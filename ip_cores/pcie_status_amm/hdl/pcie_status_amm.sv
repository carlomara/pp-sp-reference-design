==> flow/design.v <==
module pcie_status_amm (
    input clk,
    input rsi_reset_reset,
    input        [ 3:0] avs_ctrl_address,
    input               avs_ctrl_read,
    output logic [31:0] avs_ctrl_readdata,
    input [1:0] hip_currentspeed_currentspeed,
    input [4:0] hip_status_ltssmstate,
    input [3:0] hip_status_lane_act,
    input       hip_status_dlup
);
  logic [31:0] status_reg;
  logic [31:0] status_reg_s;
  always_ff @(posedge clk) begin : proc_status_reg
    status_reg[1:0]   <= hip_currentspeed_currentspeed;
    status_reg[7:2]   <= 'd0;
    status_reg[12:8]  <= hip_status_ltssmstate;
    status_reg[15:13] <= 'd0;
    status_reg[19:16] <= hip_status_lane_act;
    status_reg[23:20] <= 'd0;
    status_reg[24:24] <= hip_status_dlup;
    status_reg[31:25] <= 'd0;
  end
  always_ff @(posedge clk) begin : proc_status_reg_s
    status_reg_s <= status_reg;
  end
  always_ff @(posedge clk) begin : proc_readdata
    if (avs_ctrl_read) begin
      case (avs_ctrl_address)
        0:       avs_ctrl_readdata <= 32'h2c1e57a7;   
        1:       avs_ctrl_readdata <= 32'h00010000;
        4:       avs_ctrl_readdata <= status_reg_s;
        default: avs_ctrl_readdata <= 32'hdeadbeef;
      endcase
    end
  end
endmodule
* Reports on pcie_status_amm
The steps from the RTL of pcie_status_amm to its reports follow in flow order.
Line numbers count from 1 in the design file above.
Library cell names are shortened.
The mark - stands for no value.
- Top :: pcie_status_amm
- Clock port :: clk
- Cell library :: sky130hd
- Library corner :: tt_025C_1v80

* Elaborated design
Source: Yosys, flattened and elaborated, memories not mapped. Widths are those after wreduce; folded enables and synchronous resets count as part of the registers. Registers that Yosys merges into a memory's read port (data or address) are not register bits. Print and check cells do not count. Equal cells are merged and count once.
- Latch bits :: 0
- RAM bits :: 0
- Word width x clocked read ports :: 0
- Output and inout port bits :: 32
- Memories kept :: 0
- Register bits :: 56
- Word-level cells :: 7
- Bits in read-only memories :: 0
- Multiplexer cells :: 1
- Div/mod/pow operators :: 0
- Shift operators :: 0
- $add $sub $neg :: 0
- Eq/ne operators :: 2
- $mul :: 0
- Order comparisons :: 0
- Bitwise operators :: 0
- Reductions and logical operators :: 1
** Operator list (number)
- 32-bit parallel mux with 3-bit select :: 1
- 4-bit by 1-bit == test with 1-bit output (second input constant) :: 1
- 4-bit by 3-bit == test with 1-bit output (second input constant) :: 1
- 4-bit logical NOT :: 1

* Longest topological paths
Yosys ltp: most cells in a row. Word level: on the elaborated netlist, between registers, memories and ports. Mapped: between sequential cells and ports; inverters and the memories' decode and read muxes count.
- Depth in word-level cells :: 2
- ABC_AREA :: 0
- Mapped depth :: 3

* Synthesis result
The flow's flattened synthesis, as Yosys stat reports it; memories are mapped. The netlist is that of the ABC_AREA named above (0 if unset); the other value can give another one.
** Cells by type (number)
- dfxtp_1 :: 24
- edfxtp_1 :: 15
- buf_4 :: 18
- nor3b_1 :: 7
- o21ai_0 :: 9
- nand2_1 :: 4
- nor2b_1 :: 2
- nor2_1 :: 3
- or3_4 :: 1
- a21oi_1 :: 2
- a21o_1 :: 1
- inv_1 :: 2
- buf_2 :: 1
- conb_1 :: 1
- Synthesis area :: 1247.4 um2
- Buffers :: 19
- Cell count :: 90
- Mapped flip-flops :: 39
- Sequential area :: 930.9 um2

* Timing after synthesis
Path of least setup slack by OpenSTA after synthesis, without wires, with an ideal clock, recovery checks aside; 20% of the period is set as input and as output delay. Where synthesis merged equal registers, the netlist keeps one of their names.
- Path type :: input to register
- Start point :: input port avs_ctrl_address[3]
- End point :: register avs_ctrl_readdata[16]
- Period :: 1220 ps
- Launch time at the first pin :: 244 ps
- Setup time :: 254 ps
- Path delay :: 790 ps
- Buffers on the path :: 0
- Input delay :: 244 ps
- Data arrival time :: 780 ps
- Driving pins on the path :: 2
- Data required time :: 966 ps
- Slack :: 187 ps
- Period reached after synthesis :: 1033 ps
"path delay" = arrival - input delay + setup time.
"driving pins on the path": output pins that drive a net of the path, with the launching flip-flop's if there is one; two outputs of one cell count as two.
"period reached after synthesis" is the clock period less the worst setup slack; recovery checks do not enter. This is arithmetic on one report: input and output delays are still those of the set period (20% each).
Between the ends stands the longest chain of elaborated cells between them, by number of cells; it is not shown to be the way that was timed. Of several equally long chains one is given.
A line is the first line of the expression or statement that the cell stems from. Yosys adds cells for indexed reads and writes and turns some case tables into memories.
At most two assigning lines are given for a register; there are more.
- Cell sequence :: or3_4 > a21o_1
- Length of the longest elaborated chain :: 2
** RTL lines, path post-synthesis
- from (decl) :: RTL line 4 : input        [ 3:0] avs_ctrl_address,
- 4-bit by 3-bit == test with 1-bit output :: RTL line 29 : case (avs_ctrl_address)
- 32-bit parallel mux with 3-bit select :: RTL line 29
- to (assign) :: RTL line 30 : 0:       avs_ctrl_readdata <= 32'h2c1e57a7;
- to (assign) :: RTL line 32 : 4:       avs_ctrl_readdata <= status_reg_s;
- to (decl) :: RTL line 6 : output logic [31:0] avs_ctrl_readdata,

* Worst path after layout
From the final timing report of stored run 1: the path of least setup slack in the routed layout; clock arrival at registers is part of the times.
The path's times are printed in steps of 10 ps; the period is the one set.
- Path type :: register to output
- Start point :: register avs_ctrl_readdata[30]
- End point :: output port avs_ctrl_readdata[30]
- Slack :: -380 ps
- Data required time :: 700 ps
- Launch time at the first pin :: 270 ps
- Data arrival time :: 1080 ps
- Output delay :: 180 ps
- Buffers on the path :: 3
- Driving pins on the path :: 4
- Period :: 875 ps
At most two assigning lines are given for a register; there are more.
- Cell sequence :: edfxtp_1 > buf_6 > buf_6 > buf_6
- Length of the longest elaborated chain :: 0
** RTL lines, path post-layout
- from (decl) :: RTL line 6 : output logic [31:0] avs_ctrl_readdata,
- from (assign) :: RTL line 30 : 0:       avs_ctrl_readdata <= 32'h2c1e57a7;
- from (assign) :: RTL line 32 : 4:       avs_ctrl_readdata <= status_reg_s;
- to (decl) :: RTL line 6

Module pcie_status_amm, platform sky130hd: 2 stored runs of the flow (Yosys, OpenROAD) with differing settings, in no particular order. Input and output delays are each 20% of the period that was set; the output load is 0.01 pF.
By "clock period reached" is meant the clock period of the run minus its worst setup slack. This is arithmetic on one report: input and output delays are still those of the set period (20% each).
"time on the worst setup path" = time allowed to the worst setup path (clock period - input delay - output delay, where it has them) - its slack; a late launch clock adds to it, a late capture clock takes from it.
"power": no workload was simulated; the value follows from the tool's default switching activity.
"time on the worst setup path" is known to 10 ps.

** Stored run 1
- Settings :: period_ns=0.875; CORE_UTILIZATION=29; PLACE_DENSITY_LB_ADDON=0.18; CORE_ASPECT_RATIO=1.37; CORE_MARGIN=4; TNS_END_PERCENT=15; ABC_AREA=0; GPL_TIMING_DRIVEN=0; MAX_ROUTING_LAYER=met5; CAP_MARGIN=20; SLEW_MARGIN=20
- Yosys chip area after synthesis :: 1,247.4 um2
- Area of the die :: 5,427.9 um2
- Standard-cell area after routing :: 1,940.6 um2
- Final design utilization :: 0.475
- Setup slack of the critical path :: -378 ps
- Summed negative setup slack :: -6,995 ps
- Worst hold slack :: 230 ps
- Power :: 3,666 uW
- Clock period reached :: 1,253 ps
- Time on the worst setup path :: 1,080 ps
- Kind of the worst setup path :: register to output

** Stored run 2
- Settings :: period_ns=1.37; CORE_UTILIZATION=71; SETUP_SLACK_MARGIN=0.3; PLACE_DENSITY_LB_ADDON=0.03; CORE_ASPECT_RATIO=1.75; CELL_PAD_IN_SITES_GLOBAL_PLACEMENT=1; GPL_TIMING_DRIVEN=0; GPL_ROUTABILITY_DRIVEN=0; MAX_ROUTING_LAYER=met4; CAP_MARGIN=20; CORE_MARGIN=2; SLEW_MARGIN=20
- Outcome :: no results, placement failed with FLW-0024
